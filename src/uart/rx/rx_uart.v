==> flow/design.v <==
`timescale 1ns / 1ps
module detect(
    input clk,
    input rst, 
    input rx_in,
    output high_to_low_signal
    );
reg high_to_low_signal_1;
reg high_to_low_signal_2;
always @ (posedge clk or posedge rst)
    begin
        if(rst)
        	begin
        		high_to_low_signal_1 <= 1'b1;
        		high_to_low_signal_2 <= 1'b1;
        	end
        else
        	begin
        		high_to_low_signal_1 <= rx_in;
        		high_to_low_signal_2 <= high_to_low_signal_1;
        	end
    end
assign high_to_low_signal = !high_to_low_signal_1 && high_to_low_signal_2;
endmodule
`timescale 1ns / 1ps
module rx_bps(
    input clk,
    input rst, 
    input count_signal,
    output bps_clk_half, 
    output bps_clk_total
    );
parameter bps = 115200; 
parameter integer total_counter = 1*100_000_000/bps-1; 
parameter integer half_counter = total_counter/2-1;
reg [14:0] counter;
always @ (posedge clk or posedge rst)
    begin
        if(rst)
        	begin
        		counter <= 15'd0;
        	end
        else if (counter == total_counter) 
            begin
                counter <= 15'd0;
            end
        else if (count_signal) 
            begin
                counter <= counter + 1'b1;
            end
        else 
        	begin
        		counter <= 15'd0;
        	end
    end
assign bps_clk_half = (counter == half_counter) ? 1'b1 : 1'b0;
assign bps_clk_total = (counter == total_counter) ? 1'b1 : 1'b0;
endmodule
`timescale 1ns / 1ps
module rx_control(
    input clk,
    input rst, 
    input rx_in,
    input high_to_low_signal,
    input bps_clk_half,
    input bps_clk_total,
    input rx_enable_signal,
    output reg count_signal,
    output reg [7:0] rx_data,
    output reg rx_done_signal
    );
parameter IDLE = 4'b0000,
START_BIT  = 4'b0001,
DATA_BIT_1 = 4'b0010,
DATA_BIT_2 = 4'b0011,
DATA_BIT_3 = 4'b0100,
DATA_BIT_4 = 4'b0101,
DATA_BIT_5 = 4'b0110,
DATA_BIT_6 = 4'b0111,
DATA_BIT_7 = 4'b1000,
DATA_BIT_8 = 4'b1001,
STOP_BIT_1 = 4'b1010, 
STOP_BIT_2 = 4'b1011 
;
reg [3:0] current_state, next_state;
always @ (posedge clk or posedge rst)
    begin
        if(rst)
            begin
                current_state <= IDLE;
            end
        else
            begin
                current_state <= next_state;
            end
    end
always @ (*)
    begin
        next_state <= current_state;
        case (current_state) 
            IDLE:
                begin
                    if (rx_enable_signal) 
                       begin
                           if (high_to_low_signal) 
                               begin
                                   next_state <= START_BIT;
                               end
                           else 
                               begin
                                   next_state <= IDLE;
                               end
                       end
                   else 
                       begin
                           next_state <= IDLE;
                       end   
                end
            START_BIT:
                begin
                    if (rx_enable_signal) 
                       begin
                           if (bps_clk_total) 
                               begin
                                   next_state <= DATA_BIT_1;
                               end
                           else 
                               begin
                                   next_state <= current_state;
                               end
                       end
                   else 
                       begin
                           next_state <= IDLE;
                       end   
                end
            DATA_BIT_1:
                begin
                    if (rx_enable_signal) 
                       begin
                           if (bps_clk_total) 
                               begin
                                   next_state <= DATA_BIT_2;
                               end
                           else 
                               begin
                                   next_state <= current_state;
                               end
                       end
                   else 
                       begin
                           next_state <= IDLE;
                       end   
                end
            DATA_BIT_2:
                begin
                    if (rx_enable_signal) 
                       begin
                           if (bps_clk_total) 
                               begin
                                   next_state <= DATA_BIT_3;
                               end
                           else 
                               begin
                                   next_state <= current_state;
                               end
                       end
                   else 
                       begin
                           next_state <= IDLE;
                       end   
                end
            DATA_BIT_3:
                begin
                    if (rx_enable_signal) 
                       begin
                           if (bps_clk_total) 
                               begin
                                   next_state <= DATA_BIT_4;
                               end
                           else 
                               begin
                                   next_state <= current_state;
                               end
                       end
                   else 
                       begin
                           next_state <= IDLE;
                       end   
                end
            DATA_BIT_4:
                begin
                    if (rx_enable_signal) 
                       begin
                           if (bps_clk_total) 
                               begin
                                   next_state <= DATA_BIT_5;
                               end
                           else 
                               begin
                                   next_state <= current_state;
                               end
                       end
                   else 
                       begin
                           next_state <= IDLE;
                       end   
                end
            DATA_BIT_5:
                begin
                    if (rx_enable_signal) 
                       begin
                           if (bps_clk_total) 
                               begin
                                   next_state <= DATA_BIT_6;
                               end
                           else 
                               begin
                                   next_state <= current_state;
                               end
                       end
                   else 
                       begin
                           next_state <= IDLE;
                       end   
                end
            DATA_BIT_6:
                begin
                    if (rx_enable_signal) 
                       begin
                           if (bps_clk_total) 
                               begin
                                   next_state <= DATA_BIT_7;
                               end
                           else 
                               begin
                                   next_state <= current_state;
                               end
                       end
                   else 
                       begin
                           next_state <= IDLE;
                       end   
                end
            DATA_BIT_7:
                begin
                    if (rx_enable_signal) 
                       begin
                           if (bps_clk_total) 
                               begin
                                   next_state <= DATA_BIT_8;
                               end
                           else 
                               begin
                                   next_state <= current_state;
                               end
                       end
                   else 
                       begin
                           next_state <= IDLE;
                       end   
                end
            DATA_BIT_8:
                begin
                    if (rx_enable_signal) 
                       begin
                           if (bps_clk_total) 
                               begin
                                   next_state <= STOP_BIT_1;
                               end
                           else 
                               begin
                                   next_state <= current_state;
                               end
                       end
                   else 
                       begin
                           next_state <= IDLE;
                       end   
                end
            STOP_BIT_1:
                begin
                  next_state <= STOP_BIT_2;
                end
            STOP_BIT_2:
            	begin
            		if(rx_enable_signal)
            			begin
            				if (bps_clk_half) 
            				    begin
            				        next_state <= IDLE;
            				    end
            				else 
            				    begin
            				        next_state <= current_state;
            				    end
            			end
            		else 
            		    begin
            		        next_state <= IDLE;
            		    end
            	end
            default:
                begin
                    next_state <= IDLE;
                end
        endcase
    end
always @ (posedge clk)
    begin
        case (next_state)  
            IDLE:
                begin
                    rx_data <= 8'b00000000;
                    count_signal <= 1'b0;
                    rx_done_signal <= 1'b0;
                end
            START_BIT:
                begin
                    count_signal <= 1'b1;
                end
            DATA_BIT_1:
                begin
                if(bps_clk_half)   
                rx_data[7] <= rx_in; 
                else 
                rx_data <= rx_data;
                end
            DATA_BIT_2:
                begin
                if(bps_clk_half)   
                rx_data[6] <= rx_in; 
                else 
                rx_data <= rx_data;
                end
            DATA_BIT_3:
                begin
                if(bps_clk_half)   
                rx_data[5] <= rx_in; 
                else 
                rx_data <= rx_data;
                end
             DATA_BIT_4:
                begin
                if(bps_clk_half)   
                rx_data[4] <= rx_in; 
                else 
                rx_data <= rx_data;
                end
            DATA_BIT_5:
                begin
                if(bps_clk_half)   
                rx_data[3] <= rx_in; 
                else 
                rx_data <= rx_data;
                end
            DATA_BIT_6:
                begin
                if(bps_clk_half)   
                rx_data[2] <= rx_in; 
                else 
                rx_data <= rx_data;
                end 
            DATA_BIT_7:
                begin
                if(bps_clk_half)   
                rx_data[1] <= rx_in; 
                else 
                rx_data <= rx_data;
                end 
            DATA_BIT_8:
                begin
                if(bps_clk_half)   
                rx_data[0] <= rx_in; 
                else 
                rx_data <= rx_data;
                end
            STOP_BIT_1:
                begin
                  rx_done_signal <= 1'b1; 
                end
            STOP_BIT_2:
            	begin
            		rx_done_signal <= 1'b0;
            	end
            default:
                begin
                    rx_data <= 8'b00000000;
                    count_signal <= 1'b0;
                    rx_done_signal <= 1'b0;
                end
        endcase
    end
endmodule
`timescale 1ns / 1ps
module rx_uart(
    input clk,
    input rst,
    input rx_in,
    input rx_enable_signal,
    output rx_done_signal,
    output [7:0] rx_data
    );
wire high_to_low_signal;
detect dectect_inst(
	.clk(clk),
	.rst(rst),
	.rx_in(rx_in),
	.high_to_low_signal(high_to_low_signal)
	);
wire bps_clk_half;
wire bps_clk_total;
wire count_signal;
rx_bps 
	#(
		.bps(4_000_000)
	 )
rx_bps_inst(
	.clk(clk),
	.rst(rst),
	.count_signal(count_signal),
	.bps_clk_half(bps_clk_half),
	.bps_clk_total(bps_clk_total)
	);
rx_control rx_control_inst(
	.clk(clk),
	.rst(rst),
	.rx_in(rx_in),
	.high_to_low_signal(high_to_low_signal),
	.bps_clk_total(bps_clk_total),
	.bps_clk_half(bps_clk_half),
	.rx_enable_signal(rx_enable_signal),
	.count_signal(count_signal),
	.rx_data(rx_data),
	.rx_done_signal(rx_done_signal)
	);
endmodule
* Tool chain data of rx_uart *
Tool output for the design above, in the order of the flow.
Lines are those of the file above, counted from 1.
Library cell names are shortened.
Not given: --

set-up
  top module = rx_uart
  clock port = clk
  library = sky130hd
  corner = tt_025C_1v80

* Word level *
Yosys after proc, flatten, opt, wreduce and memory -nomap, before mapping. Memory bits, and registers merged into a memory's read port (data or address), are not among the register bits. Print and check cells are not counted. Equal cells are merged and count once.

cells by class
  reductions and logical operators = 21
  bitwise gates (word level) = 8
  shift operators = 0
  mux-type cells = 38
  equal/unequal tests = 32
  add/subtract/negate cells = 1
  $mul = 0
  $lt $le $gt $ge = 0
  div/mod/pow operators = 0

operators by type and width
  operator                                                                 number
  10-bit OR reduction                                                      9
  4-bit 2-to-1 mux                                                         21
  4-bit parallel mux with 12-bit select                                    1
  4-bit by 3-bit equality test with 1-bit output (second input constant)   8
  4-bit equality test (second input constant)                              8
  15-bit 2-to-1 mux                                                        2
  1-bit parallel mux with 2-bit select                                     10
  2-bit inequality test (second input constant)                            8
  2-bit AND reduction                                                      8
  4-bit by 2-bit equality test with 1-bit output (second input constant)   4
  15-bit by 1-bit adder with 15-bit output (second input constant)         1
  15-bit by 4-bit equality test with 1-bit output (second input constant)  1
  15-bit by 5-bit equality test with 1-bit output (second input constant)  1
  9-bit OR reduction                                                       1
  1-bit inverter                                                           8
  4-bit by 1-bit equality test with 1-bit output (second input constant)   2
  4-bit logical NOT                                                        1
  1-bit 2-to-1 mux                                                         4
  1-bit logical AND                                                        1
  1-bit logical NOT                                                        1

bit counts
  bits of input ports = 4
  bits in writable memories = 0
  register bits after elaboration = 31
  latch bits = 0
  memory bits (read-only) = 0
  memories kept = 0
  clocked read ports x word width = 0
  output and inout port bits = 9
  cells after elaboration = 114

* Depth *
Longest topological path by Yosys (ltp), each cell counted once; first at word level (registers and memories cut), then after technology mapping (sequential cells cut; the memories' decode and read muxes count).

logic depth
  depth in word-level cells = 9
  ABC_AREA = 0
  mapped depth = 10
  gate-level depth less buffers = 8

* Mapped cells and area *
Yosys stat after the flow's synthesis: flattened, memories mapped to cells. It holds for the ABC_AREA given above (unset counts as 0); a run with the other value may have another netlist.

synthesis totals
  cell count = 209
  flip-flops = 39
  buffer cells = 9
  chip area (Yosys) = 0.0020682 mm²
  area of sequential cells = 0.0010297 mm²

cells by type
  cell type  number  total area (µm²)
  dfrtp_1    26      650.624
  edfxtp_1   10      300.288
  nand2_1    29      108.854
  nor2_1     28      105.101
  dfstp_2    3       78.826
  a21boi_0   9       67.565
  xnor2_1    6       52.55
  xor2_1     6       52.55
  nand3_1    8       40.038
  and3_1     6       37.536
  nand4_1    6       37.536
  or3_1      6       37.536
  inv_1      8       30.029
  o311ai_1   3       26.275
  o311ai_4   1       26.275
  ha_1       2       25.024
  nor3_1     5       25.024
  buf_6      2       22.522

Other cell types: 31; their cells: 45.
The figures by module come from a second, unflattened synthesis with its own total; it is not the netlist above.

unflattened totals
  cells (unflattened synthesis) = 204
  area (unflattened synthesis) = 0.0020482 mm²

Rows give one instance, submodules left out.

modules
  module                sequential area (mm²)  times used  cells  area (mm²)
  rx_control            0.0006018              1           117    0.0011849
  rx_bps (bps=4000000)  0.0003754              1           83     0.0007933
  detect                0.0000526              1           4      0.0000701
  rx_uart               0                      1           0      0

* Worst setup path after synthesis *
Source: OpenSTA report_checks on the synthesized netlist (no wires, ideal clock, input and output delay 20% of the period each), path of least setup slack; recovery checks are left aside. Register names are those of the netlist, which keeps one name where synthesis merged equal registers.

path after synthesis
  kind = register -> register
  start = register rx_bps_inst.counter[0]
  end = register rx_control_inst.rx_data[6]
  delay of the path = 2.430 ns
  stages = 11
  library setup time = 0.303 ns
  time at the first pin = 0.000 ns
  arrival time = 2.127 ns
  buffers on the path = 2
  required time = 2.467 ns
  path slack = 0.341 ns
  clock period = 2.77 ns
  synthesis period reached = 2.429 ns

"delay of the path" is the arrival time less input delay plus setup time.
"stages" counts driving pins, that of a launching flip-flop among them; a cell with two outputs on the path counts twice.
"synthesis period reached" is the clock period less the worst setup slack; recovery checks do not enter. This is arithmetic on one report: input and output delays are still those of the set period (20% each).
The rows between start and end are the longest chain of elaborated cells between them; the timing report does not say that the signal goes this way. Where chains are equally long, one stands for them.
A line is the first line of the expression or statement that the cell stems from. Yosys adds cells for indexed reads and writes and turns some case tables into memories.
At most two assigning lines are given for a register; there are more.
Only ways into the end's enable, where the timed path ends, are counted here.

on the way, after synthesis
  cells stage by stage = dfrtp_1 inv_1 ha_1 nor4bb_1 and4_1 buf_4 mux2_2 o21ai_2 buf_6 mux2_2 o21ai_1
  cells in the longest elaborated chain = 9
  elaborated cells on any way between the ends = 40
  classes of those cells = eq/ne: 14; mux: 23; logic: 1; reduce/logical: 2

RTL lines, path after synthesis
  what                                             RTL line  RTL
  start, declared                                  36        reg [14:0] counter;
  start, assigned                                  41        counter <= 15'd0;
  start, assigned                                  49        counter <= counter + 1'b1;
  15-bit by 4-bit equality test with 1-bit output  56        assign bps_clk_half = (counter == half_counter) ? 1'b1 : 1'b0;
  1-bit 2-to-1 mux                                 56
  4-bit 2-to-1 mux                                 289       if (bps_clk_half)
  4-bit 2-to-1 mux                                 287       if(rx_enable_signal)
  4-bit parallel mux with 12-bit select            100       case (current_state)
  4-bit by 1-bit equality test with 1-bit output   311       case (next_state)
  10-bit OR reduction                              --
  1-bit inverter                                   --
  2-bit AND reduction                              --
  end, assigned                                    327       rx_data <= rx_data;
  end, assigned                                    332       rx_data[6] <= rx_in;
  end, declared                                    69        output reg [7:0] rx_data,

* Worst path after layout *
From the final timing report of flow run A: the path of least setup slack in the routed layout; clock arrival at registers is part of the times.

path after layout
  kind = register -> register
  start = register rx_control_inst.current_state
  end = register rx_control_inst.rx_data[6]
  buffers on the path = 0
  stages = 7
  required time = 1.69 ns
  arrival time = 2.43 ns
  path slack = -0.74 ns
  time at the first pin = 0.29 ns
  library setup time = 0.28 ns
  clock period = 1.67 ns

Where an end lacks its bit number, it is one bit of the signal, or one of the new flip-flops if synthesis recoded a state register.
The rows between start and end are the longest chain of elaborated cells between them; the timing report does not say that the signal goes this way. Where chains are equally long, one stands for them.
At most two assigning lines are given for a register; there are more.
Only ways into the end's enable, where the timed path ends, are counted here.

on the way, after layout
  cells stage by stage = dfrtp_1 or3_4 or3_4 mux2_4 o21ai_4 mux2_4 o21ai_2
  cells in the longest elaborated chain = 7
  elaborated cells on any way between the ends = 48
  RTL lines with such cells = 22
  classes of those cells = eq/ne: 23; mux: 21; logic: 1; reduce/logical: 3

RTL lines, path after layout
  what                                            RTL line  RTL
  start, declared                                 85        reg [3:0] current_state, next_state;
  start, assigned                                 90        current_state <= IDLE;
  start, assigned                                 94        current_state <= next_state;
  4-bit 2-to-1 mux                                289       if (bps_clk_half)
  4-bit 2-to-1 mux                                287       if(rx_enable_signal)
  4-bit parallel mux with 12-bit select           100       case (current_state)
  4-bit by 1-bit equality test with 1-bit output  311       case (next_state)
  10-bit OR reduction                             --
  1-bit inverter                                  --
  2-bit AND reduction                             --
  end, assigned                                   327       rx_data <= rx_data;
  end, assigned                                   332       rx_data[6] <= rx_in;
  end, declared                                   69        output reg [7:0] rx_data,

Hand-over note for rx_uart

Record of 2 stored runs of the RTL-to-layout flow on rx_uart, platform sky130hd. The runs are unordered. Constraints: input delay and output delay 20% of the set period each, output load 0.01 pF.
"period achieved" means the clock period less the worst setup slack. The figure is calculated, with input and output delays left at 20% of the set period.
By "critical path time" is meant the share of the clock period that the worst setup path is allowed (20% is reserved at inputs, 20% at outputs), minus its slack. Clock arrival times at its registers enter into it.
"total power of the final layout": no workload was simulated; the value follows from the tool's default switching activity.
Among the settings, . means not set for that run.
Among the results, . means that no value is shown for the run.

name                                   flow run A            flow run B
period_ns                              1.67                  1.93
CORE_UTILIZATION                       20                    49
SETUP_SLACK_MARGIN                     0.42                  0.56
PLACE_DENSITY_LB_ADDON                 0.13                  0.26
CORE_MARGIN                            2                     2
CELL_PAD_IN_SITES_GLOBAL_PLACEMENT     2                     1
TNS_END_PERCENT                        20                    100
ABC_AREA                               0                     0
GPL_ROUTABILITY_DRIVEN                 0                     1
CTS_CLUSTER_SIZE                       35                    .
CTS_CLUSTER_DIAMETER                   135                   .
CAP_MARGIN                             20                    20
SLEW_MARGIN                            20                    20
CELL_PAD_IN_SITES_DETAIL_PLACEMENT     .                     1
GPL_TIMING_DRIVEN                      .                     1
standard-cell area after layout (mm²)  0.003143              .
die area (mm²)                         0.0111704             .
chip area in the Yosys report (mm²)    0.0020682             .
smallest setup slack (ns)              -0.739                .
critical path time (ns)                2.41                  .
type of the worst setup path           register -> register  .
total power of the final layout (W)    0.001684              .
post-layout utilization (%)            30.9                  .
period achieved (ns)                   2.409                 .

Flow run B: no final report: clock tree synthesis broke off with DPL-0033

End of note.
