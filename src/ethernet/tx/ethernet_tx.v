==> flow/design.v <==
`timescale 1ns / 1ps
module ethernet_tx(
	input clk, 
	input [7:0] datain, 
	input rst, 
	output reg data_request,  
	input send_enale,  
	output reg tx_ctrl,
	output reg [3:0] phy_txd 
    );
localparam IDLE = 2'b00,
		   START = 2'b01,
		   SEND_DATA = 2'b11;
 reg [1:0] state_reg, state_next;
 reg [10:0] cnt_reg, cnt_next; 
 reg [7:0] datain_reg, datain_next;
 reg flag_reg, flag_next; 
 reg [3:0] prefix_code [39:0]; 
 initial
 	begin
 		prefix_code[0 ] <= 4'h5; 
 		prefix_code[1 ] <= 4'h5;
 		prefix_code[2 ] <= 4'h5;
 		prefix_code[3 ] <= 4'h5;
 		prefix_code[4 ] <= 4'h5;
 		prefix_code[5 ] <= 4'h5;
 		prefix_code[6 ] <= 4'h5;
 		prefix_code[7 ] <= 4'h5;
 		prefix_code[8 ] <= 4'h5;
 		prefix_code[9 ] <= 4'h5;
 		prefix_code[10] <= 4'h5;
 		prefix_code[11] <= 4'h5;
 		prefix_code[12] <= 4'h5;
 		prefix_code[13] <= 4'h5;
 		prefix_code[14] <= 4'h5; 
 		prefix_code[15] <= 4'hd;
		prefix_code[16] <= 4'h0; 
 		prefix_code[17] <= 4'h3;
 		prefix_code[18] <= 4'hc;
 		prefix_code[19] <= 4'h9;
 		prefix_code[20] <= 4'h3;
 		prefix_code[21] <= 4'h2;
 		prefix_code[22] <= 4'he;
 		prefix_code[23] <= 4'h1;
 		prefix_code[24] <= 4'hc;
 		prefix_code[25] <= 4'he;
 		prefix_code[26] <= 4'h1;
 		prefix_code[27] <= 4'h2;
 		prefix_code[28] <= 4'h0; 
 		prefix_code[29] <= 4'h2;     
 		prefix_code[30] <= 4'ha;     
 		prefix_code[31] <= 4'h1;     
 		prefix_code[32] <= 4'h6;     
 		prefix_code[33] <= 4'h0;     
 		prefix_code[34] <= 4'he;     
 		prefix_code[35] <= 4'h5;     
 		prefix_code[36] <= 4'he;     
 		prefix_code[37] <= 4'h0;     
 		prefix_code[38] <= 4'h7;     
 		prefix_code[39] <= 4'ha;     
 	end
always @ (posedge clk)
    begin
        if (rst) 
            begin
                state_reg <= IDLE;
                cnt_reg <= 0;
				datain_reg <= 0;
				flag_reg <= 0;
            end
        else 
            begin
				state_reg <= state_next;
				cnt_reg <= cnt_next;
				datain_reg <= datain_next;
				flag_reg <= flag_next;
            end
    end
always @ (*)
    begin
        state_next = state_reg;
        cnt_next = cnt_reg;
		datain_next = datain_reg;
		flag_next = flag_reg;
        case(state_reg)
        IDLE:
        	begin
        		if(send_enale == 1'b1)
        		state_next = START;
        		cnt_next = 11'd0;
        	end
        START:
        	begin
				datain_next = datain; 
        		if(send_enale == 1'b1)
        			begin
        				if(cnt_reg == 11'd39)
							begin
								state_next = SEND_DATA;
								cnt_next = 0;
								datain_next = datain;
							end 
						else
							begin
								cnt_next = cnt_reg + 1'b1;
							end
					end
        		else
        			begin
        				state_next = IDLE;
           			end
        	end
		SEND_DATA:
			begin
				if(cnt_reg == 1349)
				    begin 
						if(flag_reg == 1'b0)
							begin
								flag_next = 1'b1;
							end
						else
							begin
								flag_next = 1'b0;
								state_next = IDLE;
							end 
					end
				else
					begin
						if(flag_reg == 1'b0)
							begin
								flag_next = 1'b1;
							end
						else
							begin
								flag_next = 1'b0;
								cnt_next =  cnt_reg + 1'b1;
								datain_next = datain;  
							end
					end
			end
    	endcase
    end
always @ (*)
	begin
		case(state_reg) 
		IDLE:
			begin
				tx_ctrl = 1'b0;
				data_request = 1'b0;
				phy_txd = 4'd0;
			end
		START:
			begin
				if(send_enale == 1)
					begin
						if(cnt_reg == 11'd38)
							begin
								tx_ctrl = 1'b1;
								data_request = 1'b1;
								phy_txd = prefix_code[cnt_reg];
							end
						else 
						    begin
						        tx_ctrl = 1'b1;
						        data_request =  1'b0;
						        phy_txd = prefix_code[cnt_reg];
						    end
					end
				else 
				    begin
				        tx_ctrl = 1'b0;
				        data_request = 1'b0;
				        phy_txd = 4'd0;
				    end
			end
		SEND_DATA:
			begin
				if(cnt_reg == 11'd1349)
					begin
						if(flag_reg == 1'b0)
							begin
								phy_txd = datain_reg [3:0];
								data_request = 1'b0;
								tx_ctrl = 1'b1;
							end
						else 
				    		begin
				        		phy_txd = datain_reg [7:4];
				        		data_request = 1'b0;
				        		tx_ctrl = 1'b1;
				    		end
					end
				else 
				    begin
						if(flag_reg == 1'b0)
							begin
								phy_txd = datain_reg [3:0];
								data_request = 1'b1;
								tx_ctrl = 1'b1;
							end
						else 
				    		begin
				        		phy_txd = datain_reg [7:4];
				        		data_request = 1'b0;
				        		tx_ctrl = 1'b1;
				    		end				        
				    end
			end
		default:
			begin
				tx_ctrl = 1'b0;
				data_request = 1'b0;
				phy_txd = 4'd0;
			end
		endcase
	end
endmodule
Tool chain data of ethernet_tx:

What the tools print for ethernet_tx, step after step.
Line numbers count from 1 in the design file above.
Operators carry their Yosys type and port widths (W data, S select, Z words).
Cell names lack the library's common part.
Not given: -

* top module: ethernet_tx
* clock input: clk
* standard-cell library: sky130hd
* library corner: tt_025C_1v80

Word-level counts:

Source: Yosys, flattened and elaborated, memories not mapped. Widths are those after wreduce. Print and check cells do not count. Equal cells are merged and count once.
Yosys's memory passes give these memory sizes; they may raise the number of words (mostly to a power of two), join words into wider ones and drop unused or constant bits.

* register bits after elaboration: 22
* bits in read-only memories: 160
* word width x clocked read ports: 4
* memory cells: 1

Memory list
* prefix_code: words 40, bits a word 4, read ports 1, wr ports 0, RTL line 18 `reg [3:0] prefix_code [39:0];`

* add/sub/neg operators: 1
* eq/ne operators: 11
* muxes and demuxes: 26
* reduce/logical cells: 6

Operator list (count)
* $mux W11: 4
* $pmux W11 S3: 1
* $eq A11 B6 Y1 const B: 2
* $pmux W8 S2: 1
* $mux W8: 2
* $mux W6: 2
* $add A11 B1 Y11 const B: 1
* $eq A11 B11 Y1 const B: 1
* $ne A2 B2 Y1 const B: 5
* $mux W2: 5
* $pmux W4 S2: 1
* $mux W4: 2
* $pmux W2 S3: 1
* $reduce_and A5 Y1: 1
* $mux W1: 5
* $reduce_and A4 Y1: 1
* $pmux W1 S2: 2
* $ne A3 B3 Y1 const B: 1
* $reduce_and A3 Y1: 1
* $reduce_bool A3 Y1: 1
* $eq A2 B1 Y1 const B: 1
* $eq A2 B2 Y1 const B: 1
* $logic_not A2 Y1: 1
* $reduce_bool A2 Y1: 1

Depth:

Longest topological path by Yosys (ltp), each cell counted once; first at word level (registers and memories cut), then after technology mapping (sequential cells cut; the memories' decode and read muxes count).

* depth after elaboration: 6
* ABC_AREA: 0
* mapped depth: 14
* gate-level depth less buffers: 14

Mapped cells and area:

Yosys stat after the flow's synthesis: flattened, memories mapped to cells. It holds for the ABC_AREA given above (unset counts as 0); a run with the other value may have another netlist.
Totals and module areas in this step are rounded.

Cells by type
* dfxtp_1: count 27, total area 540.518 um^2
* mux2i_1: count 15, total area 150.144 um^2
* nor2_1: count 27, total area 101.347 um^2
* ha_1: count 5, total area 62.56 um^2
* nand2_1: count 16, total area 60.058 um^2
* xnor2_1: count 6, total area 52.55 um^2
* a21oi_1: count 7, total area 35.034 um^2
* nand3_1: count 7, total area 35.034 um^2
* o21ai_0: count 7, total area 35.034 um^2
* inv_1: count 9, total area 33.782 um^2
* and2_1: count 5, total area 31.28 um^2
* nor3_1: count 6, total area 30.029 um^2
* o41ai_4: count 1, total area 27.526 um^2
* xnor2_4: count 1, total area 27.526 um^2
* xor2_1: count 3, total area 26.275 um^2
* nor4_2: count 2, total area 25.024 um^2
* a22oi_1: count 3, total area 22.522 um^2
* clkbuf_1: count 6, total area 22.522 um^2

Not listed: further types 40, cells in them 48.

* cells in the netlist: 201
* mapped area: 1730 um^2
* flip-flops: 27

Timing after synthesis:

Source: OpenSTA report_checks on the synthesized netlist (no wires, ideal clock, input and output delay 20% of the period each), path of least setup slack; recovery checks are left aside. Register names are those of the netlist, which keeps one name where synthesis merged equal registers.

* path type: register -> register
* start: register cnt_reg[4]
* end: register (name not given)
* clock period: 3210 ps
* time at the first pin: 0 ps
* arrival: 3030 ps
* path slack: 52 ps
* path delay: 3158 ps
* driving pins on the path: 12
* path buffers: 0
* synthesis period reached: 3158 ps

"path delay" is the arrival time less input delay plus setup time.
"driving pins on the path": output pins that drive a net of the path, with the launching flip-flop's if there is one; two outputs of one cell count as two.
"synthesis period reached" = period - worst setup slack (recovery checks aside). The figure is calculated, with input and output delays left at 20% of the set period.

* cell sequence: dfxtp_1 or4_4 o41ai_4 a21oi_2 mux2i_1 and2_4 inv_2 ha_1 a211o_1 o2111a_1 mux2_2 a2bb2oi_1

Ends and longest elaborated chain, post-synthesis
* start: declaration: RTL line 15 `reg [10:0] cnt_reg, cnt_next;`
* start: assignment: RTL line 67 `cnt_reg <= 0;`
* start: assignment: RTL line 74 `cnt_reg <= cnt_next;`

Chain of elaborated cells between the ends: none given.

Timing after layout:

Path of least setup slack in the final report of run 1 (OpenROAD, finished layout, wires in). Where an end is a register, its clock arrival counts in the times.
The report prints the path's times to 10 ps; the period is as set.

* path type: register -> register
* start: register cnt_reg[3]
* end: register (name not given)
* clock period: 1930 ps
* time at the first pin: 270 ps
* arrival: 3040 ps
* path slack: -930 ps
* driving pins on the path: 12
* path buffers: 1

* cell sequence: dfxtp_2 or4_4 buf_6 nor4_4 a221oi_4 and2_4 inv_2 ha_4 a211o_1 o2111a_1 mux2_2 a2bb2oi_1

Ends and longest elaborated chain, after layout
* start: declaration: RTL line 15 `reg [10:0] cnt_reg, cnt_next;`
* start: assignment: RTL line 67 `cnt_reg <= 0;`
* start: assignment: RTL line 74 `cnt_reg <= cnt_next;`

Chain of elaborated cells between the ends: none given.

--- measured runs ---
Measured data: module ethernet_tx, platform sky130hd, 2 stored runs of the flow under differing settings, order arbitrary. Input and output delays are each 20% of the period that was set; the output load is 0.01 pF.
"achieved clock period" means the clock period less the worst setup slack. The figure is calculated, with input and output delays left at 20% of the set period.
"critical path time" is the time allowed to the run's worst setup path (the clock period less input and output delay, where it has them) less its slack. Clock arrival times count: a late capture clock shortens it, a late launch clock lengthens it.
"power consumption" is the tool's figure for a default switching activity; nothing was simulated.
"critical path time" is known to 10 ps.
Measured values are rounded.

### Run 1

==> flow/run.sh <==
#!/bin/bash
# the make line also repeats the synthesis and layout settings of config.mk as NAME=value (left out here)
make -C /OpenROAD-flow-scripts/flow DESIGN_CONFIG=/design/flow/config.mk WORK_HOME=/design/flow/orfs CLKGATE_MAP_FILE= finish
==> flow/config.mk <==
export PLATFORM = sky130hd
export DESIGN_NAME = ethernet_tx
export DESIGN_NICKNAME = ethernet_tx
export VERILOG_FILES = /design/flow/design.v
export SDC_FILE = /design/flow/constraint.sdc
export NUM_CORES = 4
export LEC_CHECK = 0
export CAP_MARGIN = 20
export CORE_MARGIN = 2
export CORE_UTILIZATION = 40
export SLEW_MARGIN = 20
==> flow/constraint.sdc <==
create_clock -name core_clock -period 1.93 [get_ports {clk}]
set_input_delay 0.3860 -clock core_clock [delete_from_list [all_inputs] [get_ports {clk}]]
set_output_delay 0.3860 -clock core_clock [all_outputs]
set_load 0.01 [all_outputs]

Results of run 1:
- Critical path time: 2860 ps
- Worst setup path type: register -> register
- Final setup TNS: -7580 ps
- Lowest setup slack: -927 ps
- Standard-cell area after routing: 2780 um^2
- Mapped cell area after synthesis: 1730 um^2
- Final design utilization: 0.679
- Final worst hold slack: 502 ps
- Achieved clock period: 2857 ps
- Full die area: 4870 um^2
- Power consumption: 0.00117 W

### Run 2

==> flow/run.sh <==
#!/bin/bash
# the make line also repeats the synthesis and layout settings of config.mk as NAME=value (left out here)
make -C /OpenROAD-flow-scripts/flow DESIGN_CONFIG=/design/flow/config.mk WORK_HOME=/design/flow/orfs CLKGATE_MAP_FILE= finish
==> flow/config.mk <==
export PLATFORM = sky130hd
export DESIGN_NAME = ethernet_tx
export DESIGN_NICKNAME = ethernet_tx
export VERILOG_FILES = /design/flow/design.v
export SDC_FILE = /design/flow/constraint.sdc
export NUM_CORES = 4
export LEC_CHECK = 0
export CAP_MARGIN = 35
export CORE_ASPECT_RATIO = 1.44
export CORE_MARGIN = 4
export CORE_UTILIZATION = 24
export CTS_CLUSTER_DIAMETER = 23
export CTS_CLUSTER_SIZE = 94
export HOLD_SLACK_MARGIN = 0.2
export MIN_ROUTING_LAYER = met2
export PLACE_DENSITY_LB_ADDON = 0.25
export SETUP_SLACK_MARGIN = 0.21
export SLEW_MARGIN = 0
==> flow/constraint.sdc <==
create_clock -name core_clock -period 4.11 [get_ports {clk}]
set_input_delay 0.8220 -clock core_clock [delete_from_list [all_inputs] [get_ports {clk}]]
set_output_delay 0.8220 -clock core_clock [all_outputs]
set_load 0.01 [all_outputs]

Results of run 2:
- Critical path time: 2670 ps
- Worst setup path type: input -> register
- Final setup TNS: 0 ps
- Lowest setup slack: 618 ps
- Standard-cell area after routing: 2050 um^2
- Mapped cell area after synthesis: 1730 um^2
- Final design utilization: 0.297
- Final worst hold slack: 502 ps
- Achieved clock period: 3492 ps
- Full die area: 8660 um^2
- Power consumption: 0.000506 W
--- end ---
