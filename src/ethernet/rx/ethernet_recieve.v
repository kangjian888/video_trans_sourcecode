==> flow/design.v <==
`timescale 1ns / 1ps
module ethernet_recieve(
    output reg [7:0] rx_data_out,
    output reg byte_rxdv,
    output reg data_out_valid,
    output [22:0] status, 
    input [3:0] phy_rxd,
    input phy_rx_ctrl,
    input phy_rx_clk,
    input reset
    );
parameter IDLE=22'd1,
SIX_55_1=23'd2,
SIX_55_2=23'd4,
SIX_55_3=23'd8,
SIX_55_4=23'd16,
SIX_55_5=23'd32,
SIX_55_6=23'd64,
SIX_55_7=23'd128,
SPD_D5=23'd256,
RX_BOARD_MAC_1=23'd512,
RX_BOARD_MAC_2=23'd1024,
RX_BOARD_MAC_3=23'd2048,
RX_BOARD_MAC_4=23'd4096,
RX_BOARD_MAC_5=23'd8192,
RX_BOARD_MAC_6=23'd16384,
RX_PC_MAC_1=23'd32768,
RX_PC_MAC_2=23'd65536,
RX_PC_MAC_3=23'd131072,
RX_PC_MAC_4=23'd262144,
RX_PC_MAC_5=23'd524288,
RX_PC_MAC_6=23'd1048576,
RX_DATA=23'd2097152,
RX_FINISH=23'd4194304;
reg [7:0] mybyte;
reg sig;
reg [47:0] board_mac;
reg [47:0] pc_mac;
reg [10:0] package_byte_counter; 
reg mac_matched; 
always @ (posedge phy_rx_clk)
    begin
        if(phy_rx_ctrl) begin
        	mybyte <= {phy_rxd,mybyte[7:4]};
        	sig = ~sig;
        end
        else begin
        	mybyte <= mybyte;
        	sig = 1'b0;
        end
    end
reg [7:0] bytedate;
always @ (posedge phy_rx_clk)
    begin
      if(sig&&phy_rx_ctrl) begin
      bytedate <= {phy_rxd,mybyte[7:4]};
      end  
      else if(!phy_rx_ctrl)
      bytedate <= 8'd0;
    end
reg byte_sig_t,byte_sig;
reg byte_rxdv_t;
always @ (posedge phy_rx_clk)
    begin
        byte_sig_t <= sig;
        byte_sig <= byte_sig_t;
        byte_rxdv_t <= phy_rx_ctrl;
        byte_rxdv <= byte_rxdv_t;
    end
reg [22:0] current_state, next_state; 
assign status = current_state;
always @ (posedge phy_rx_clk or posedge reset)
    begin
        if(reset)
            begin
                current_state <= IDLE;
            end   
        else 
            begin
                current_state <= next_state;
            end
    end
always @ (*) 
    begin
        case (current_state) 
             IDLE: 
                 begin
                     if(byte_rxdv&&!byte_sig)
                        begin
                            if(bytedate ==8'h55)
                            next_state <= SIX_55_1;
                            else 
                            next_state <= IDLE;
                        end
                      else
                      	next_state <= IDLE;
                 end
             SIX_55_1:
                 begin
                    if(byte_rxdv&&!byte_sig)
                    begin
                        if(bytedate ==8'h55)
                        next_state <= SIX_55_2;
                        else 
                        next_state <=IDLE;
                    end
                    else if(!byte_rxdv)
                        next_state <= IDLE;
                    else 
                        next_state <= current_state;                    
                 end
             SIX_55_2:
                 begin
                    if(byte_rxdv&&!byte_sig)
                    begin
                        if(bytedate ==8'h55)
                        next_state <= SIX_55_3;
                        else 
                        next_state <= IDLE;
                    end
                    else if(!byte_rxdv)
                        next_state <= IDLE;
                    else 
                        next_state <= current_state;                    
                 end
             SIX_55_3:
                 begin
                    if(byte_rxdv&&!byte_sig)
                    begin
                        if(bytedate ==8'h55)
                        next_state <= SIX_55_4;
                        else 
                        next_state <=IDLE;
                    end
                    else if(!byte_rxdv)
                        next_state <= IDLE;
                    else 
                        next_state <= current_state;                    
                 end
             SIX_55_4:
                 begin
                    if(byte_rxdv&&!byte_sig)
                    begin
                        if(bytedate ==8'h55)
                        next_state <= SIX_55_5;
                        else 
                        next_state <=IDLE;
                    end
                    else if(!byte_rxdv)
                        next_state <= IDLE;
                    else 
                        next_state <= current_state;                    
                 end
             SIX_55_5:
                 begin
                    if(byte_rxdv&&!byte_sig)
                    begin
                        if(bytedate ==8'h55)
                        next_state <= SIX_55_6;
                        else 
                        next_state <= IDLE;
                    end
                    else if(!byte_rxdv)
                        next_state <= IDLE;
                    else 
                        next_state <= current_state;                    
                 end
             SIX_55_6:
                 begin
                    if(byte_rxdv&&!byte_sig)
                    begin
                        if(bytedate ==8'h55)
                        next_state <= SIX_55_7;
                        else 
                        next_state <= IDLE;
                    end
                    else if(!byte_rxdv)
                        next_state <= IDLE;
                    else 
                        next_state <= current_state;                    
                 end
             SIX_55_7:
                 begin
                    if(byte_rxdv&&!byte_sig)
                    begin
                        if(bytedate ==8'hd5)
                        next_state <= SPD_D5;
                        else 
                        next_state <= IDLE;
                    end
                    else if(!byte_rxdv)
                        next_state <= IDLE;
                    else 
                        next_state <= current_state;                    
                 end
             SPD_D5:
                 begin
                    if(byte_rxdv&&!byte_sig)
                        next_state <= RX_BOARD_MAC_1;
                    else if(!byte_rxdv)
                        next_state <= IDLE;
                    else 
                        next_state <= current_state;                    
                 end
             RX_BOARD_MAC_1:
                 begin
                    if(byte_rxdv&&!byte_sig)
                    next_state <= RX_BOARD_MAC_2;
                    else if(!byte_rxdv)
                    next_state <= IDLE;
                    else 
                    next_state <= current_state; 
                 end
             RX_BOARD_MAC_2:
                 begin
                    if(byte_rxdv&&!byte_sig)
                    next_state <= RX_BOARD_MAC_3;
                    else if(!byte_rxdv)
                    next_state <= IDLE;
                    else 
                    next_state <= current_state; 
                 end
             RX_BOARD_MAC_3:
                 begin
                    if(byte_rxdv&&!byte_sig)
                    next_state <= RX_BOARD_MAC_4;
                    else if(!byte_rxdv)
                    next_state <= IDLE;
                    else 
                    next_state <= current_state; 
                 end
             RX_BOARD_MAC_4:
                 begin
                    if(byte_rxdv&&!byte_sig)
                    next_state <= RX_BOARD_MAC_5;
                    else if(!byte_rxdv)
                    next_state <= IDLE;
                    else 
                    next_state <= current_state; 
                 end
             RX_BOARD_MAC_5:
                 begin
                    if(byte_rxdv&&!byte_sig)
                    next_state <= RX_BOARD_MAC_6;
                    else if(!byte_rxdv)
                    next_state <= IDLE;
                    else 
                    next_state <= current_state; 
                 end
             RX_BOARD_MAC_6:
                 begin
                    if(byte_rxdv&&!byte_sig)
                    next_state <= RX_PC_MAC_1;
                    else if(!byte_rxdv)
                    next_state <= IDLE;
                    else 
                    next_state <= current_state; 
                 end
             RX_PC_MAC_1:
                 begin
                    if(byte_rxdv&&!byte_sig)
                    next_state <= RX_PC_MAC_2;
                    else if(!byte_rxdv)
                    next_state <= IDLE;
                    else 
                    next_state <= current_state; 
                 end
             RX_PC_MAC_2:
                 begin
                    if(byte_rxdv&&!byte_sig)
                    next_state <= RX_PC_MAC_3;
                    else if(!byte_rxdv)
                    next_state <= IDLE;
                    else 
                    next_state <= current_state; 
                 end
             RX_PC_MAC_3:
                 begin
                    if(byte_rxdv&&!byte_sig)
                    next_state <= RX_PC_MAC_4;
                    else if(!byte_rxdv)
                    next_state <= IDLE;
                    else 
                    next_state <= current_state; 
                 end
             RX_PC_MAC_4:
                 begin
                    if(byte_rxdv&&!byte_sig)
                    next_state <= RX_PC_MAC_5;
                    else if(!byte_rxdv)
                    next_state <= IDLE;
                    else 
                    next_state <= current_state; 
                 end
             RX_PC_MAC_5:
                 begin
                    if(byte_rxdv&&!byte_sig)
                    next_state <= RX_PC_MAC_6;
                    else if(!byte_rxdv)
                    next_state <= IDLE;
                    else 
                    next_state <= current_state; 
                 end
             RX_PC_MAC_6:
                 begin
                    if(byte_rxdv&&!byte_sig)
                    next_state <= RX_DATA;
                    else if(!byte_rxdv)
                    next_state <= IDLE;
                    else 
                    next_state <= current_state; 
                 end
             RX_DATA:
                 begin
                    if(byte_rxdv&&!byte_sig)
                    next_state <= RX_DATA;
                    else if(!byte_rxdv)
                    next_state <= RX_FINISH;
                    else 
                    next_state <= current_state;                    
                 end
             RX_FINISH:
                 begin 
                    next_state <= IDLE;                    
                 end
             default:
                 begin
                    next_state <= IDLE;
                 end
         endcase 
    end
always @ (posedge phy_rx_clk)
    begin
        case (next_state) 
            IDLE:
                begin
                   board_mac <= 48'b0;
                   pc_mac <= 48'b0;
                   rx_data_out <= 8'b0;
                   mac_matched <= 1'b0;
                end
            RX_BOARD_MAC_1:
                begin
                   if(byte_rxdv&&!byte_sig)
                   board_mac <= {board_mac[39:0],bytedate};
                   else 
                   board_mac <= board_mac;
                end
            RX_BOARD_MAC_2:
                begin
                   if(byte_rxdv&&!byte_sig)
                   board_mac <= {board_mac[39:0],bytedate};
                   else 
                   board_mac <= board_mac;
                end
            RX_BOARD_MAC_3:
                begin
                   if(byte_rxdv&&!byte_sig)
                   board_mac <= {board_mac[39:0],bytedate};
                   else 
                   board_mac <= board_mac;
                end
            RX_BOARD_MAC_4:
                begin
                   if(byte_rxdv&&!byte_sig)
                   board_mac <= {board_mac[39:0],bytedate};
                   else 
                   board_mac <= board_mac;
                end
            RX_BOARD_MAC_5:
                begin
                   if(byte_rxdv&&!byte_sig)
                   board_mac <= {board_mac[39:0],bytedate};
                   else 
                   board_mac <= board_mac;
                end
            RX_BOARD_MAC_6:
                begin
                   if(byte_rxdv&&!byte_sig)
                   board_mac <= {board_mac[39:0],bytedate};
                   else 
                   board_mac <= board_mac;
                end
            RX_PC_MAC_1:
                begin
                   if(board_mac == 48'h309c231eec21) 
                   mac_matched <= 1'b1;
                   else 
                   mac_matched <= 1'b0;
                   if(byte_rxdv&&!byte_sig)
                   pc_mac <= {pc_mac[39:0],bytedate};
                   else 
                   pc_mac <= pc_mac;
                end
            RX_PC_MAC_2:
                begin
                   if(byte_rxdv&&!byte_sig)
                   pc_mac <= {pc_mac[39:0],bytedate};
                   else 
                   pc_mac <= pc_mac;
                end
            RX_PC_MAC_3:
                begin
                   if(byte_rxdv&&!byte_sig)
                   pc_mac <= {pc_mac[39:0],bytedate};
                   else 
                   pc_mac <= pc_mac;
                end
            RX_PC_MAC_4:
                begin
                   if(byte_rxdv&&!byte_sig)
                   pc_mac <= {pc_mac[39:0],bytedate};
                   else 
                   pc_mac <= pc_mac;
                end
            RX_PC_MAC_5:
                begin
                   if(byte_rxdv&&!byte_sig)
                   pc_mac <= {pc_mac[39:0],bytedate};
                   else 
                   pc_mac <= pc_mac;
                end
            RX_PC_MAC_6:
                begin
                   if(byte_rxdv&&!byte_sig)
                   pc_mac <= {pc_mac[39:0],bytedate};
                   else 
                   pc_mac <= pc_mac;
                end
            RX_DATA:
                begin
                if (mac_matched) 
                    begin
                        if(byte_rxdv&&!byte_sig)
                            begin
                                data_out_valid <= 1'b1;
                                rx_data_out <= bytedate;
                            end
                        else 
                            begin
                                data_out_valid <= 1'b0;
                                rx_data_out <= rx_data_out;
                            end                       
                    end
                else 
                    begin
                        data_out_valid <= 1'b0;
                        rx_data_out <= 8'b0;
                    end
                end
            RX_FINISH:
                begin
                	data_out_valid <= 1'b0;
                end
            default:
                begin
                    board_mac <= board_mac;
                    pc_mac <= pc_mac;
                    rx_data_out <= rx_data_out;
                end
        endcase
    end
endmodule
* Step by step through the tools: ethernet_recieve *
What the tools print for ethernet_recieve, step after step.
Lines are those of the file above, counted from 1.
Library cell names are shortened.
The mark -- stands for no value.

set-up
  top module = ethernet_recieve
  clock port = phy_rx_clk
  cell library = sky130hd
  library corner = tt_025C_1v80

* Word-level counts *
Yosys after proc, flatten, opt, wreduce and memory -nomap, before mapping. Memory bits, and registers merged into a memory's read port (data or address), are not among the register bits. Print and check cells are not counted. Equal cells are merged and count once.

storage and ports
  bits in latches = 0
  input bits = 7
  elaborated cells = 106
  bits in read-only memories = 0
  register bits = 102
  word width x clocked read ports = 0
  bits in writable memories = 0
  memories = 0

cells by class
  $lt $le $gt $ge = 0
  reductions and logical operators = 10
  multipliers = 0
  $add $sub $neg = 0
  bitwise logic cells = 1
  shifts and indexed selects = 0
  div/mod/pow operators = 0
  multiplexer cells = 45
  equal/unequal tests = 38

operators with widths
  cell                                            number
  2-to-1 mux 23 bit                               23
  parallel mux 23 bit (select 22 bit)             1
  parallel mux 48 bit (select 2 bit)              1
  equality test 48 x 46 -> 1 bit with constant B  1
  2-to-1 mux 48 bit                               1
  equality test 23 x 1 -> 1 bit with constant B   2
  equality test 23 x 10 -> 1 bit with constant B  2
  equality test 23 x 11 -> 1 bit with constant B  2
  equality test 23 x 12 -> 1 bit with constant B  2
  equality test 23 x 13 -> 1 bit with constant B  2
  equality test 23 x 14 -> 1 bit with constant B  2
  equality test 23 x 15 -> 1 bit with constant B  2
  equality test 23 x 16 -> 1 bit with constant B  2
  equality test 23 x 22 -> 1 bit with constant B  2
  2-to-1 mux 8 bit                                5
  equality test 23 x 17 -> 1 bit with constant B  1
  equality test 23 x 18 -> 1 bit with constant B  1
  equality test 23 x 19 -> 1 bit with constant B  1
  equality test 23 x 2 -> 1 bit with constant B   1
  equality test 23 x 20 -> 1 bit with constant B  1
  equality test 23 x 21 -> 1 bit with constant B  1
  equality test 23 bit with constant B            1
  equality test 23 x 3 -> 1 bit with constant B   1
  equality test 23 x 4 -> 1 bit with constant B   1
  equality test 23 x 5 -> 1 bit with constant B   1
  equality test 23 x 6 -> 1 bit with constant B   1
  equality test 23 x 7 -> 1 bit with constant B   1
  equality test 23 x 8 -> 1 bit with constant B   1

Other operator kinds: 22; their cells: 31.

* Logic depth *
Longest topological path by Yosys (ltp), each cell counted once; first at word level (registers and memories cut), then after technology mapping (sequential cells cut; the memories' decode and read muxes count).

depth
  depth in word-level cells = 8
  ABC_AREA = 0
  mapped depth = 10

* Netlist *
Yosys stat after the flow's synthesis: flattened, memories mapped to cells. It holds for the ABC_AREA given above (unset counts as 0); a run with the other value may have another netlist.
Totals and module areas in this step are rounded.

synthesis totals
  area of sequential cells = 2800 um2
  chip area (Yosys) = 4700 um2
  buffers = 15
  flip-flop cells = 98
  cells in the netlist = 394

cells by type
  cell type  number
  edfxtp_1   70
  dfrtp_1    22
  nor2b_1    36
  nor2b_2    18
  and3_1     20
  nor4_4     5
  dfxtp_1    5
  nor2_1     22
  nand2_1    20
  nand2b_1   12
  nand3_1    15
  nor4b_1    8
  xor2_1     8
  o21ai_0    13
  nand4_1    10
  a21oi_1    12
  nor3_1     10
  nor4_1     8

Not listed: further types 40, cells in them 80.

* Path before layout *
OpenSTA on the mapped netlist: ideal clock, no wires. The path of least setup slack (recovery checks aside). Input and output delay are each 20% of the period. Register names are those of the netlist, which keeps one name where synthesis merged equal registers.

timing after synthesis
  path kind = flip-flop to flip-flop
  start point = reg current_state[12]
  end point = reg board_mac[0]
  library setup time = 0.460 ns
  path delay = 4.746 ns
  clock period = 6.23 ns
  data required time = 5.770 ns
  arrival time = 4.286 ns
  stages on the path = 9
  path slack = 1.485 ns
  synthesis period reached = 4.745 ns

"path delay" = arrival - input delay + setup time.
"stages on the path": output pins that drive a net of the path, with the launching flip-flop's if there is one; two outputs of one cell count as two.
"synthesis period reached" = period - worst setup slack (recovery checks aside). The figure is calculated, with input and output delays left at 20% of the set period.
Between the ends stands the longest chain of elaborated cells between them, by number of cells; it is not shown to be the way that was timed. Of several equally long chains one is given.
A line is the first line of the expression or statement that the cell stems from. Yosys adds cells for indexed reads and writes and turns some case tables into memories.
A register here has more assigning lines than the two given.
Only ways into the end's enable, where the timed path ends, are counted here.

between the ends, after synthesis
  cell sequence = dfrtp_1 > buf_4 > nor4_4 > nand4_2 > nor4_2 > nor4_4 > a311oi_2 > nor4_1 > o21ai_1
  cells in the longest elaborated chain = 7

ends and longest elaborated chain, after synthesis
  element                              RTL line  RTL
  start, declared                      70        reg [22:0] current_state, next_state;
  start, assigned                      76        current_state <= IDLE;
  start, assigned                      80        current_state <= next_state;
  2-to-1 mux 23 bit                    317       else if(!byte_rxdv)
  2-to-1 mux 23 bit                    315       if(byte_rxdv&&!byte_sig)
  parallel mux 23 bit (select 22 bit)  85        case (current_state)
  equality test 23 x 15 -> 1 bit       334       case (next_state)
  OR reduction 6 bit                   --
  inequality test 2 x 1 -> 1 bit       --
  AND reduction 2 bit                  --
  end, assigned                        345       board_mac <= {board_mac[39:0],bytedate};
  end, assigned                        347       board_mac <= board_mac;
  end, declared                        37        reg [47:0] board_mac;

* Worst path after layout *
From the final timing report of run A: the path of least setup slack in the routed layout; clock arrival at registers is part of the times.

timing after layout
  path kind = flip-flop to flip-flop
  start point = reg current_state[12]
  end point = reg board_mac[42]
  data required time = 6.72 ns
  arrival time = 3.55 ns
  stages on the path = 9
  clock period = 6.74 ns
  library setup time = 0.36 ns
  path slack = 3.17 ns

Between the ends stands the longest chain of elaborated cells between them, by number of cells; it is not shown to be the way that was timed. Of several equally long chains one is given.
A register here has more assigning lines than the two given.
Only ways into the end's enable, where the timed path ends, are counted here.

between the ends, after layout
  cell sequence = dfrtp_1 > nor4_4 > nand4_2 > nor4_2 > nor4_4 > a311oi_2 > nor4_1 > o21ai_4 > buf_4
  cells in the longest elaborated chain = 7

ends and longest elaborated chain, after layout
  element                              RTL line  RTL
  start, declared                      70        reg [22:0] current_state, next_state;
  start, assigned                      76        current_state <= IDLE;
  start, assigned                      80        current_state <= next_state;
  2-to-1 mux 23 bit                    317       else if(!byte_rxdv)
  2-to-1 mux 23 bit                    315       if(byte_rxdv&&!byte_sig)
  parallel mux 23 bit (select 22 bit)  85        case (current_state)
  equality test 23 x 15 -> 1 bit       334       case (next_state)
  OR reduction 6 bit                   --
  inequality test 2 x 1 -> 1 bit       --
  AND reduction 2 bit                  --
  end, assigned                        345       board_mac <= {board_mac[39:0],bytedate};
  end, assigned                        347       board_mac <= board_mac;
  end, declared                        37        reg [47:0] board_mac;

Data sheet: physical implementation of ethernet_recieve

ethernet_recieve through Yosys and OpenROAD on sky130hd: 2 stored runs, unordered, with their settings and measured results. The constraints put input and output delay at 20% of the set period each and load the outputs with 0.01 pF.
By "period reached" is meant the clock period of the run minus its worst setup slack. This is arithmetic on one report: input and output delays are still those of the set period (20% each).
"allowed time less slack (worst setup path)" means the part of the period allowed to the worst setup path (the constraints hold back 20% at inputs and 20% at outputs) less its slack; where the path has registers, the arrival times of their clocks count too.
By "overall power" is meant OpenSTA's value without simulated activity: inputs other than the clock are taken to toggle once in ten clock periods, and the tool carries that through the logic.
Measured values are rounded.
Among the settings, -- means not set for that run.

name                                                     run A                   run B
period_ns                                                6.74                    3.03
CAP_MARGIN                                               20                      0
CORE_MARGIN                                              2                       4
CORE_UTILIZATION                                         40                      52
SLEW_MARGIN                                              20                      20
SETUP_SLACK_MARGIN                                       --                      0.12
HOLD_SLACK_MARGIN                                        --                      0.24
CELL_PAD_IN_SITES_GLOBAL_PLACEMENT                       --                      1
GPL_ROUTABILITY_DRIVEN                                   --                      0
mapped cell area after synthesis (um2)                   4700                    4700
area of the die (um2)                                    13000                   11000
area of the standard cells in the finished layout (um2)  5600                    6300
utilization in the final report                          0.49                    0.72
worst setup slack after layout (ns)                      3.2                     0.014
setup total negative slack (ns)                          0.000                   0.000
final worst hold slack (ns)                              0.33                    0.34
overall power (µW)                                       1400                    2900
period reached (ns)                                      3.570                   3.016
allowed time less slack (worst setup path) (ns)          3.57                    3.02
critical path kind                                       flip-flop to flip-flop  flip-flop to flip-flop
